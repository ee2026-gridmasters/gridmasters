==> flow/design.v <==
module ai_max(input clk, input [8:0] x, input [8:0] o, output [3:0] Move);
    reg [3:0] temp1, move;
    function [3:0] n_moves(input [8:0] x, input [8:0] o);
    begin
        n_moves = (x[0]+x[1]+x[2]+x[3]+x[4]+x[5]+x[6]+x[7]+x[8])+(o[0]+o[1]+o[2]+o[3]+o[4]+o[5]+o[6]+o[7]+o[8]);
    end
    endfunction
    function [3:0] get_empty_move(input [8:0] board);
    begin
        if(!board[0]) get_empty_move = 0;
        else if(!board[1]) get_empty_move = 1;
        else if(!board[2]) get_empty_move = 2;
        else if(!board[3]) get_empty_move = 3;
        else if(!board[4]) get_empty_move = 4;
        else if(!board[5]) get_empty_move = 5;
        else if(!board[6]) get_empty_move = 6;
        else if(!board[7]) get_empty_move = 7;
        else if(!board[8]) get_empty_move = 8;
        else get_empty_move = 9;
    end
    endfunction
    function [3:0] get_winning_move(input [8:0] o, input [8:0] x);
    begin
        if(!x[0] && !o[0] && x[1] && x[2]) get_winning_move = 0;
        else if(!x[1] && !o[1] && x[0] && x[2]) get_winning_move = 1;
        else if(!x[2] && !o[2] && x[0] && x[1]) get_winning_move = 2;
        else if(!x[3] && !o[3] && x[4] && x[5]) get_winning_move = 3;
        else if(!x[4] && !o[4] && x[3] && x[5]) get_winning_move = 4;
        else if(!x[5] && !o[5] && x[3] && x[4]) get_winning_move = 5;
        else if(!x[6] && !o[6] && x[7] && x[8]) get_winning_move = 6;
        else if(!x[7] && !o[7] && x[6] && x[8]) get_winning_move = 7;
        else if(!x[8] && !o[8] && x[6] && x[7]) get_winning_move = 8;
        else if(!x[0] && !o[0] && x[3] && x[6]) get_winning_move = 0;
        else if(!x[3] && !o[3] && x[0] && x[6]) get_winning_move = 3;
        else if(!x[6] && !o[6] && x[0] && x[3]) get_winning_move = 6;
        else if(!x[1] && !o[1] && x[4] && x[7]) get_winning_move = 1;
        else if(!x[4] && !o[4] && x[1] && x[7]) get_winning_move = 4;
        else if(!x[7] && !o[7] && x[1] && x[4]) get_winning_move = 7;
        else if(!x[2] && !o[2] && x[5] && x[8]) get_winning_move = 2;
        else if(!x[5] && !o[5] && x[2] && x[8]) get_winning_move = 5;
        else if(!x[8] && !o[8] && x[2] && x[5]) get_winning_move = 8;
        else if(!x[0] && !o[0] && x[4] && x[8]) get_winning_move = 0;
        else if(!x[4] && !o[4] && x[0] && x[8]) get_winning_move = 4;
        else if(!x[8] && !o[8] && x[0] && x[4]) get_winning_move = 8;
        else if(!x[2] && !o[2] && x[4] && x[6]) get_winning_move = 2;
        else if(!x[4] && !o[4] && x[2] && x[6]) get_winning_move = 4;
        else if(!x[6] && !o[6] && x[2] && x[4]) get_winning_move = 6;
        else get_winning_move = 9;
    end
    endfunction
    function [3:0] create_fork(input [8:0] o, input [8:0] x);
        reg [3:0] i, fork_count;
        reg [3:0] candidate;
        reg [3:0] sim_x, sim_o;
        begin
            candidate = 9;
            for(i = 0; i < 9; i = i + 1) begin
                if(!o[i] && !x[i]) begin
                    fork_count = 0;
                    if(i < 3) begin
                        sim_x = ((i==0 ? 1 : x[0]) + (i==1 ? 1 : x[1]) + (i==2 ? 1 : x[2]));
                        sim_o = (o[0] + o[1] + o[2]);
                        if((sim_x == 2) && (sim_o == 0))
                            fork_count = fork_count + 1;
                    end else if(i < 6) begin
                        sim_x = ((i==3 ? 1 : x[3]) + (i==4 ? 1 : x[4]) + (i==5 ? 1 : x[5]));
                        sim_o = (o[3] + o[4] + o[5]);
                        if((sim_x == 2) && (sim_o == 0))
                            fork_count = fork_count + 1;
                    end else begin
                        sim_x = ((i==6 ? 1 : x[6]) + (i==7 ? 1 : x[7]) + (i==8 ? 1 : x[8]));
                        sim_o = (o[6] + o[7] + o[8]);
                        if((sim_x == 2) && (sim_o == 0))
                            fork_count = fork_count + 1;
                    end
                    if(i % 3 == 0) begin
                        sim_x = ((i==0 ? 1 : x[0]) + (i==3 ? 1 : x[3]) + (i==6 ? 1 : x[6]));
                        sim_o = (o[0] + o[3] + o[6]);
                        if((sim_x == 2) && (sim_o == 0))
                            fork_count = fork_count + 1;
                    end else if(i % 3 == 1) begin
                        sim_x = ((i==1 ? 1 : x[1]) + (i==4 ? 1 : x[4]) + (i==7 ? 1 : x[7]));
                        sim_o = (o[1] + o[4] + o[7]);
                        if((sim_x == 2) && (sim_o == 0))
                            fork_count = fork_count + 1;
                    end else if(i % 3 == 2) begin
                        sim_x = ((i==2 ? 1 : x[2]) + (i==5 ? 1 : x[5]) + (i==8 ? 1 : x[8]));
                        sim_o = (o[2] + o[5] + o[8]);
                        if((sim_x == 2) && (sim_o == 0))
                            fork_count = fork_count + 1;
                    end
                    if((i == 0) || (i == 4) || (i == 8)) begin
                        sim_x = ((i==0 ? 1 : x[0]) + (i==4 ? 1 : x[4]) + (i==8 ? 1 : x[8]));
                        sim_o = (o[0] + o[4] + o[8]);
                        if((sim_x == 2) && (sim_o == 0))
                            fork_count = fork_count + 1;
                    end
                    if((i == 2) || (i == 4) || (i == 6)) begin
                        sim_x = ((i==2 ? 1 : x[2]) + (i==4 ? 1 : x[4]) + (i==6 ? 1 : x[6]));
                        sim_o = (o[2] + o[4] + o[6]);
                        if((sim_x == 2) && (sim_o == 0))
                            fork_count = fork_count + 1;
                    end
                    if(fork_count >= 2)
                        candidate = i;
                end
            end
            create_fork = candidate;
        end
    endfunction
    function [3:0] prevent_fork(input [8:0] x, input [8:0] o);
        reg [3:0] i, fork_count;
        begin
            for(i = 0; i < 9; i = i + 1) begin
                if(!o[i]) begin
                    fork_count = 0;
                    if(!x[3*(i/3)] && !x[3*(i/3)+1] && !x[3*(i/3)+2])
                        fork_count = fork_count + 1;
                    if(!x[i%3] && !x[i%3+3] && !x[i%3+6])
                        fork_count = fork_count + 1;
                    if((i==0)||(i==2)||(i==4)||(i==6)||(i==8)) begin
                        if(!x[0] && !x[4] && !x[8])
                            fork_count = fork_count + 1;
                        if(!x[2] && !x[4] && !x[6])
                            fork_count = fork_count + 1;
                    end
                    if(fork_count > 1)
                        prevent_fork = i;
                end
            end
            prevent_fork = 9;
        end
    endfunction
    always @(*) begin
        case(n_moves(x,o))
            0: move = 4;
            1: move = (x[4] | o[4]) ? 0 : 4;
            2: begin
                if(o[4] | x[4]) begin
                    if(((x|o) & 9'b111_000_111) != 9'b000_000_000) begin
                        move = 3;
                    end 
                    else move = 1;
                end
                else move = 4;
            end
            3,4,5,6,7: begin
                temp1 = get_winning_move(o,x);
                if(temp1 != 9)
                    move = temp1;
                else begin
                    temp1 = get_winning_move(x,o);
                    if(temp1 != 9)
                        move = temp1;
                    else begin
                        temp1 = create_fork(o,x);
                        if(temp1 != 9)
                            move = temp1;
                        else begin
                            temp1 = create_fork(x,o);
                            if(temp1 != 9)
                                move = temp1;
                            else
                                move = get_empty_move(x|o);
                        end
                    end
                end
            end
            8: move = get_empty_move(x|o);
            default: move = get_empty_move(x|o);
        endcase
    end
    assign Move = move;
endmodule
module ai_medium (input clk, input [8:0] x, input [8:0] o, output [3:0] Move);
    reg [3:0] temp1, move;
    function [3:0] n_moves(input [8:0] x, input [8:0] o);
    begin
        n_moves = (x[0]+x[1]+x[2]+x[3]+x[4]+x[5]+x[6]+x[7]+x[8])+(o[0]+o[1]+o[2]+o[3]+o[4]+o[5]+o[6]+o[7]+o[8]);
    end
    endfunction
    function [3:0] get_empty_move(input [8:0] board);
    begin
        if(!board[0]) get_empty_move = 0;
        else if(!board[1]) get_empty_move = 1;
        else if(!board[2]) get_empty_move = 2;
        else if(!board[3]) get_empty_move = 3;
        else if(!board[4]) get_empty_move = 4;
        else if(!board[5]) get_empty_move = 5;
        else if(!board[6]) get_empty_move = 6;
        else if(!board[7]) get_empty_move = 7;
        else if(!board[8]) get_empty_move = 8;
        else get_empty_move = 9;
    end
    endfunction
    function [3:0] get_winning_move(input [8:0] o, input [8:0] x);
    begin
        if(!x[0] && !o[0] && x[1] && x[2]) get_winning_move = 0;
        else if(!x[1] && !o[1] && x[0] && x[2]) get_winning_move = 1;
        else if(!x[2] && !o[2] && x[0] && x[1]) get_winning_move = 2;
        else if(!x[3] && !o[3] && x[4] && x[5]) get_winning_move = 3;
        else if(!x[4] && !o[4] && x[3] && x[5]) get_winning_move = 4;
        else if(!x[5] && !o[5] && x[3] && x[4]) get_winning_move = 5;
        else if(!x[6] && !o[6] && x[7] && x[8]) get_winning_move = 6;
        else if(!x[7] && !o[7] && x[6] && x[8]) get_winning_move = 7;
        else if(!x[8] && !o[8] && x[6] && x[7]) get_winning_move = 8;
        else if(!x[0] && !o[0] && x[3] && x[6]) get_winning_move = 0;
        else if(!x[3] && !o[3] && x[0] && x[6]) get_winning_move = 3;
        else if(!x[6] && !o[6] && x[0] && x[3]) get_winning_move = 6;
        else if(!x[1] && !o[1] && x[4] && x[7]) get_winning_move = 1;
        else if(!x[4] && !o[4] && x[1] && x[7]) get_winning_move = 4;
        else if(!x[7] && !o[7] && x[1] && x[4]) get_winning_move = 7;
        else if(!x[2] && !o[2] && x[5] && x[8]) get_winning_move = 2;
        else if(!x[5] && !o[5] && x[2] && x[8]) get_winning_move = 5;
        else if(!x[8] && !o[8] && x[2] && x[5]) get_winning_move = 8;
        else if(!x[0] && !o[0] && x[4] && x[8]) get_winning_move = 0;
        else if(!x[4] && !o[4] && x[0] && x[8]) get_winning_move = 4;
        else if(!x[8] && !o[8] && x[0] && x[4]) get_winning_move = 8;
        else if(!x[2] && !o[2] && x[4] && x[6]) get_winning_move = 2;
        else if(!x[4] && !o[4] && x[2] && x[6]) get_winning_move = 4;
        else if(!x[6] && !o[6] && x[2] && x[4]) get_winning_move = 6;
        else get_winning_move = 9;
    end
    endfunction
    always @(*) begin
        case(n_moves(x,o))
            0: move = 4;
            1: move = (x[4] | o[4]) ? 0 : 4;
            2: begin
                if(o[4] | x[4]) begin
                    if(((x|o)  & 9'b111_000_111) != 9'b000_000_000) begin
                        move = 3;
                    end 
                    else move = 1;
                end
                else move = 4;
            end
            3,4,5,6,7: begin
                temp1 = get_winning_move(o,x);
                if(temp1 != 9)
                    move = temp1;
                else begin
                    temp1 = get_winning_move(x,o);
                    if(temp1 != 9)
                        move = temp1;
                    else begin
                        move = get_empty_move(x|o);
                        end
                    end
                end
            8: move = get_empty_move(x|o);
            default: move = get_empty_move(x|o);
        endcase
    end
    assign Move = move;
endmodule
module ai_low (input clk, input [8:0] x, input [8:0] o, output [3:0] Move);
    reg [3:0] temp1, move;
    function [3:0] n_moves(input [8:0] x, input [8:0] o);
    begin
        n_moves = (x[0]+x[1]+x[2]+x[3]+x[4]+x[5]+x[6]+x[7]+x[8])+(o[0]+o[1]+o[2]+o[3]+o[4]+o[5]+o[6]+o[7]+o[8]);
    end
    endfunction
    function [3:0] get_empty_move(input [8:0] board);
    begin
        if(!board[0]) get_empty_move = 0;
        else if(!board[1]) get_empty_move = 1;
        else if(!board[2]) get_empty_move = 2;
        else if(!board[3]) get_empty_move = 3;
        else if(!board[4]) get_empty_move = 4;
        else if(!board[5]) get_empty_move = 5;
        else if(!board[6]) get_empty_move = 6;
        else if(!board[7]) get_empty_move = 7;
        else if(!board[8]) get_empty_move = 8;
        else get_empty_move = 9;
    end
    endfunction
    always @(posedge clk) begin
        case(n_moves(x,o))
            0: move = 4;
            default: move = get_empty_move(x|o);
        endcase
    end
    assign Move = move;
endmodule
module ai_intigrated(input clk, input start, input [17:0] board, input [1:0] level , input btnC, output  [17:0] out_board, output [8:0] mv);
reg[3:0] move, random_move = 0;
wire [3:0] medium_move, max_move;
wire med_done, max_done;
 wire [8:0] o = { board[16], board[14], board[12], board[10],
                    board[8], board[6], board[4], board[2], board[0] };
   wire [8:0] x = { board[17], board[15], board[13], board[11],
                    board[9], board[7], board[5], board[3], board[1] };
ai_level_medium med(clk, board,start, medium_move, med_done);
ai_level_max max(clk, board,start, max_move, max_done);
assign mv = move;
reg [17:0] board2;
function [3:0] get_empty_move(input [8:0] board);
    begin
        if(!board[0]) get_empty_move = 0;
        else if(!board[3]) get_empty_move = 3;
        else if(!board[6]) get_empty_move = 6;
        else if(!board[1]) get_empty_move = 1;
        else if(!board[4]) get_empty_move = 4;
        else if(!board[7]) get_empty_move = 7;
        else if(!board[2]) get_empty_move = 2;
        else if(!board[5]) get_empty_move = 5;
        else if(!board[8]) get_empty_move = 8;
        else get_empty_move = 9;
    end
    endfunction
always@(posedge clk) begin
       begin
       if(random_move > 7)
                   random_move = 0;
               else random_move = random_move + 1;
            case(level) 
                0: move = random_move;
                1: move = medium_move;
                2,3:  move = max_move;
            endcase
        end
        if((x|o) == 0)
            move = 4;
        board2 = board | (2'b10 << (move * 2));
    end
    assign out_board = board2;
    assign mv = move;
endmodule 
module ai_level_max (
    input clk,
    input [17:0] board,
    input think,
    output  [3:0] move,  
    output animate
);
    wire [8:0] o = { board[16], board[14], board[12], board[10],
                     board[8], board[6], board[4], board[2], board[0] };
    wire [8:0] x = { board[17], board[15], board[13], board[11],
                     board[9], board[7], board[5], board[3], board[1] };
    reg [1:0] state;
    localparam IDLE        = 2'd0,
               ANIMATE     = 2'd1,
               OUTPUT_MOVE = 2'd2;
    reg [31:0] counter;
    parameter TWO_SEC_COUNT = 200_000_000; 
    reg think_prev;
    wire [3:0] ai_move;
    ai_max max (
        .clk(clk),
        .x(x),
        .o(o),
        .Move(move)
    );
    assign animate = 1;
endmodule
module ai_level_medium (
    input clk,
    input [17:0] board,
    input think,
    output  [3:0] move,  
    output animate
);
    wire [8:0] o = { board[16], board[14], board[12], board[10],
                     board[8], board[6], board[4], board[2], board[0] };
    wire [8:0] x = { board[17], board[15], board[13], board[11],
                     board[9], board[7], board[5], board[3], board[1] };
    reg [1:0] state;
    localparam IDLE        = 2'd0,
               ANIMATE     = 2'd1,
               OUTPUT_MOVE = 2'd2;
    reg [31:0] counter;
    parameter TWO_SEC_COUNT = 200_000_000; 
    reg think_prev;
    wire [3:0] ai_move;
    ai_medium ai_inst (
        .clk(clk),
        .x(x),
        .o(o),
        .Move(move)
    );
    assign animate = 1;
endmodule
Reports on ai_intigrated
What the tools print for ai_intigrated, step after step.
Lines are those of the file above, counted from 1.
Cell names lack the library's common part.
{ "inputs": {"top_module": "ai_intigrated", "clock_port": "clk", "cell_library": "sky130hd", "lib_corner": "tt_025C_1v80"} }

After elaboration
Yosys after proc, flatten, opt, wreduce and memory -nomap, before mapping. Enables and synchronous resets that opt folds into registers are not counted as muxes. Memory bits, and registers merged into a memory's read port (data or address), are not among the register bits. Print and check cells are not counted.
{ "bits": {"elab_cells": 593, "out_inout_bits": 27, "register_bits": 26, "input_bits": 23} }
{ "op_classes": {"equal": 62, "compare": 19, "reduce_logical": 193, "shift": 1, "logic": 4, "n_addsub": 156, "muxes": 155} }
{ "op_table": {"columns": ["op", "n"], "rows": [
  ["2-to-1 mux 4 bit", 130],
  ["logical AND 1 bit", 153],
  ["adder 4 x 1 -> 4 bit (second input constant)", 31],
  ["adder 4 x 1 -> 4 bit", 28],
  ["adder 2 x 1 -> 3 bit", 32],
  ["equality test 3 x 2 -> 1 bit (second input constant)", 32],
  [">= comparator 4 x 2 -> 1 bit (second input constant)", 18],
  ["equality test 4 x 2 -> 1 bit (second input constant)", 18],
  ["logical NOT 4 bit", 17],
  ["adder 1 x 1 -> 2 bit", 32],
  ["adder 2 x 1 -> 3 bit (second input constant)", 16],
  ["logical NOT 32 bit", 1],
  ["case mux 4 bit (select 4 bit)", 2],
  ["adder 1 x 1 -> 2 bit (second input constant)", 10],
  ["2-to-1 mux 1 bit", 19],
  ["logical NOT 1 bit", 18],
  ["bitwise OR 18 bit", 1],
  ["left shift 2 x 5 -> 18 bit (first input constant)", 1],
  ["bitwise OR 9 bit", 2],
  ["equality test 4 x 3 -> 1 bit (second input constant)", 4],
  ["inequality test 4 bit (second input constant)", 4],
  ["adder 1 x 1 -> 2 bit (first input constant)", 6],
  ["case mux 4 bit (select 3 bit)", 1],
  ["nonzero test 9 bit", 1],
  ["2-to-1 mux 3 bit", 2],
  ["OR reduction 5 bit", 1],
  ["equality test 2 bit (second input constant)", 2],
  ["equality test 4 x 1 -> 1 bit (second input constant)", 1]
]} }
Other operator kinds: 7; their cells: 7.

Logic depth
Yosys ltp: most cells in a row. Word level: on the elaborated netlist, between registers, memories and ports. Mapped: between sequential cells and ports; inverters and the memories' decode and read muxes count.
{ "logic_depth": {"word_depth": 38, "ABC_AREA": 1, "mapped_depth": 35, "ltp_nobuf": 34} }

After synthesis
Yosys stat after the flow's synthesis: flattened, memories mapped to cells. It holds for the ABC_AREA given above (unset counts as 0); a run with the other value may have another netlist.
{ "synth_totals": {"ffs": 26, "mapped_cells": 781, "seq_area_um2": 520.5, "mapped_area_um2": 4921.0, "buffers": 21} }
{ "types": {"columns": ["cell", "n", "type_area_um2"], "rows": [
  ["nand2_1", 226, 848.314],
  ["ha_1", 60, 750.72],
  ["inv_1", 140, 525.504],
  ["dfxtp_1", 26, 520.499],
  ["fa_1", 26, 520.499],
  ["nor2_1", 66, 247.738],
  ["nand3_1", 32, 160.154],
  ["o21ai_0", 31, 155.149],
  ["nor3_1", 24, 120.115],
  ["a21oi_1", 21, 105.101],
  ["buf_4", 10, 75.072],
  ["nand4_1", 12, 75.072],
  ["buf_6", 6, 67.565],
  ["nand2_2", 8, 50.048],
  ["nor2_2", 8, 50.048],
  ["o21ai_1", 9, 45.043],
  ["nor4_1", 7, 43.792],
  ["xor2_1", 5, 43.792]
]} }
Not listed: further types 37, cells in them 64.

Timing after synthesis
Source: OpenSTA report_checks on the synthesized netlist (no wires, ideal clock, input and output delay 20% of the period each), path of least setup slack; recovery checks are left aside. Register names are those of the netlist, which keeps one name where synthesis merged equal registers.
{ "synth_timing": {"kind": "input to register", "startpoint": "in board[1]", "endpoint": "reg board2[7]", "path_slack_ns": 0.410, "delay_ns": 4.302, "required_ns": 5.832, "t_first_pin_ns": 1.178, "path_buffers": 0, "t_arrival_ns": 5.422, "path_stages": 25, "setup_time_ns": 0.058, "period_ns": 5.89, "input_delay_ns": 1.178, "synth_period_reached_ns": 5.48} }
"delay_ns" = arrival - input delay + setup time.
"path_stages": output pins that drive a net of the path, with the launching flip-flop's if there is one; two outputs of one cell count as two.
"synth_period_reached_ns" = period - worst setup slack (recovery checks aside). The figure is calculated, with input and output delays left at 20% of the set period.
The rows between start and end are the longest chain of elaborated cells between them; the timing report does not say that the signal goes this way. Where chains are equally long, one stands for them.
Each line given opens the expression or statement behind the cell; cells for indexed reads and writes are added by Yosys, which also makes memories of some case tables.
{ "synth_between": {"cell_sequence": "fa_1 ha_1 ha_1 inv_1 fa_1 fa_1 inv_1 ha_1 nand2_1 nor2_1 a211oi_1 xor2_1 nor4_1 or2_2 inv_1 nand4_1 o21ai_0 nand2_1 nand3_2 nand2_4 inv_2 nand2_2 inv_1 nand2_1 nand2_1", "elab_chain_cells": 38, "cells_between": 230, "classes_between": "35 x add/sub; 13 x compare; 17 x eq/ne; 1 x shift; 113 x mux; 3 x logic; 48 x reduce/logical"} }
{ "synth_lines": {"columns": ["item", "line", "rtl"], "rows": [
  ["from (decl)", 286, "module ai_intigrated(input clk, input start, input [17:0] board, input [1:0] level , input btnC, output  [17:0 ..."],
  ["adder 1 x 1 -> 2 bit", 62, "sim_o = (o[0] + o[1] + o[2]);"],
  ["adder 2 x 1 -> 3 bit", 62, null],
  ["logical NOT 4 bit", 63, "if((sim_x == 2) && (sim_o == 0))"],
  ["logical AND 1 bit", 63, null],
  ["2-to-1 mux 1 bit", 63, null],
  ["adder 4 x 1 -> 4 bit", 80, "fork_count = fork_count + 1;"],
  ["2-to-1 mux 4 bit", 79, "if((sim_x == 2) && (sim_o == 0))"],
  ["(+24 left out)", null, null],
  ["2-to-1 mux 4 bit", 153, "if(temp1 != 9)"],
  ["2-to-1 mux 4 bit", 149, "if(temp1 != 9)"],
  ["case mux 4 bit (select 4 bit)", 135, "case(n_moves(x,o))"],
  ["case mux 4 bit (select 3 bit)", 317, "case(level)"],
  ["2-to-1 mux 4 bit", 323, "if((x|o) == 0)"],
  ["left shift 2 x 5 -> 18 bit", 325, "board2 = board | (2'b10 << (move * 2));"],
  ["bitwise OR 18 bit", 325, null],
  ["to (assign)", 325, null],
  ["to (decl)", 297, "reg [17:0] board2;"]
]} }

Path in the finished layout
Path of least setup slack in the final report of entry A (OpenROAD, finished layout, wires in). Where an end is a register, its clock arrival counts in the times.
{ "layout_timing": {"kind": "input to register", "startpoint": "in board[5]", "endpoint": "reg board2[7]", "path_buffers": 1, "t_arrival_ns": 6.30, "t_first_pin_ns": 1.21, "path_stages": 26, "input_delay_ns": 1.21, "setup_time_ns": 0.06, "period_ns": 6.07, "required_ns": 6.27, "path_slack_ns": -0.03} }
The rows between start and end are the longest chain of elaborated cells between them; the timing report does not say that the signal goes this way. Where chains are equally long, one stands for them.
{ "layout_between": {"cell_sequence": "clkdlybuf4s50_1 fa_1 ha_1 ha_1 inv_1 fa_1 fa_1 inv_1 ha_1 nand2_1 nor2_1 a211oi_1 xor2_2 nor4_2 or2_2 inv_1 nand4_1 o21ai_0 nand2_1 nand3_2 nand2_4 inv_2 nand2_2 inv_1 nand2_1 nand2_1", "elab_chain_cells": 37, "cells_between": 231, "classes_between": "31 x add/sub; 13 x compare; 17 x eq/ne; 1 x shift; 120 x mux; 3 x logic; 46 x reduce/logical"} }
{ "layout_lines": {"columns": ["item", "line", "rtl"], "rows": [
  ["from (decl)", 286, "module ai_intigrated(input clk, input start, input [17:0] board, input [1:0] level , input btnC, output  [17:0 ..."],
  ["adder 2 x 1 -> 3 bit", 62, "sim_o = (o[0] + o[1] + o[2]);"],
  ["logical NOT 4 bit", 63, "if((sim_x == 2) && (sim_o == 0))"],
  ["logical AND 1 bit", 63, null],
  ["2-to-1 mux 1 bit", 63, null],
  ["adder 4 x 1 -> 4 bit", 80, "fork_count = fork_count + 1;"],
  ["2-to-1 mux 4 bit", 79, "if((sim_x == 2) && (sim_o == 0))"],
  ["adder 4 x 1 -> 4 bit", 96, "fork_count = fork_count + 1;"],
  ["(+23 left out)", null, null],
  ["2-to-1 mux 4 bit", 153, "if(temp1 != 9)"],
  ["2-to-1 mux 4 bit", 149, "if(temp1 != 9)"],
  ["case mux 4 bit (select 4 bit)", 135, "case(n_moves(x,o))"],
  ["case mux 4 bit (select 3 bit)", 317, "case(level)"],
  ["2-to-1 mux 4 bit", 323, "if((x|o) == 0)"],
  ["left shift 2 x 5 -> 18 bit", 325, "board2 = board | (2'b10 << (move * 2));"],
  ["bitwise OR 18 bit", 325, null],
  ["to (assign)", 325, null],
  ["to (decl)", 297, "reg [17:0] board2;"]
]} }

Memo
Re: implementation data of ai_intigrated

Top module ai_intigrated; platform sky130hd; tools Yosys and OpenROAD; 2 stored runs in no particular order. Input and output delays are each 20% of the period that was set; the output load is 0.01 pF.
"clock period reached" = clock period - worst setup slack. The figure is calculated, with input and output delays left at 20% of the set period.
"time used up by the worst setup path" means the part of the period allowed to the worst setup path (the constraints hold back 20% at inputs and 20% at outputs) less its slack; where the path has registers, the arrival times of their clocks count too.
"power consumption" is the tool's figure for a default switching activity; nothing was simulated.

==> entry A: settings <==
{ "period_ns": 6.07, "CORE_UTILIZATION": 21, "SETUP_SLACK_MARGIN": -0.3, "PLACE_DENSITY_LB_ADDON": 0.28, "CORE_MARGIN": 3, "CELL_PAD_IN_SITES_GLOBAL_PLACEMENT": 0, "ABC_AREA": 1, "GPL_TIMING_DRIVEN": 0, "GPL_ROUTABILITY_DRIVEN": 0, "CTS_CLUSTER_SIZE": 80, "CAP_MARGIN": 40, "MIN_ROUTING_LAYER": "met1", "SLEW_MARGIN": 20 }
==> entry A: results <==
time used up by the worst setup path: 4.89 ns
class of the worst setup path: input to register
std-cell area (final layout): 5891.9 um^2
area of the die: 25306.4 um^2
power consumption: 1542 uW
summed negative setup slack: -0.030 ns
worst setup slack after layout: -0.030 ns
smallest hold slack: 0.462 ns
utilization: 25.8%
clock period reached: 6.100 ns
Yosys chip area after synthesis: 4921.0 um^2

==> entry B: settings <==
{ "period_ns": 3.99, "CORE_UTILIZATION": 41, "SETUP_SLACK_MARGIN": 0.47, "PLACE_DENSITY_LB_ADDON": 0.28, "CELL_PAD_IN_SITES_GLOBAL_PLACEMENT": 1, "CELL_PAD_IN_SITES_DETAIL_PLACEMENT": 2, "CTS_CLUSTER_SIZE": 57, "SLEW_MARGIN": 15, "MAX_ROUTING_LAYER": "met4", "CAP_MARGIN": 20, "CORE_MARGIN": 2 }
==> entry B: results <==
no results, placement failed with DPL-0033
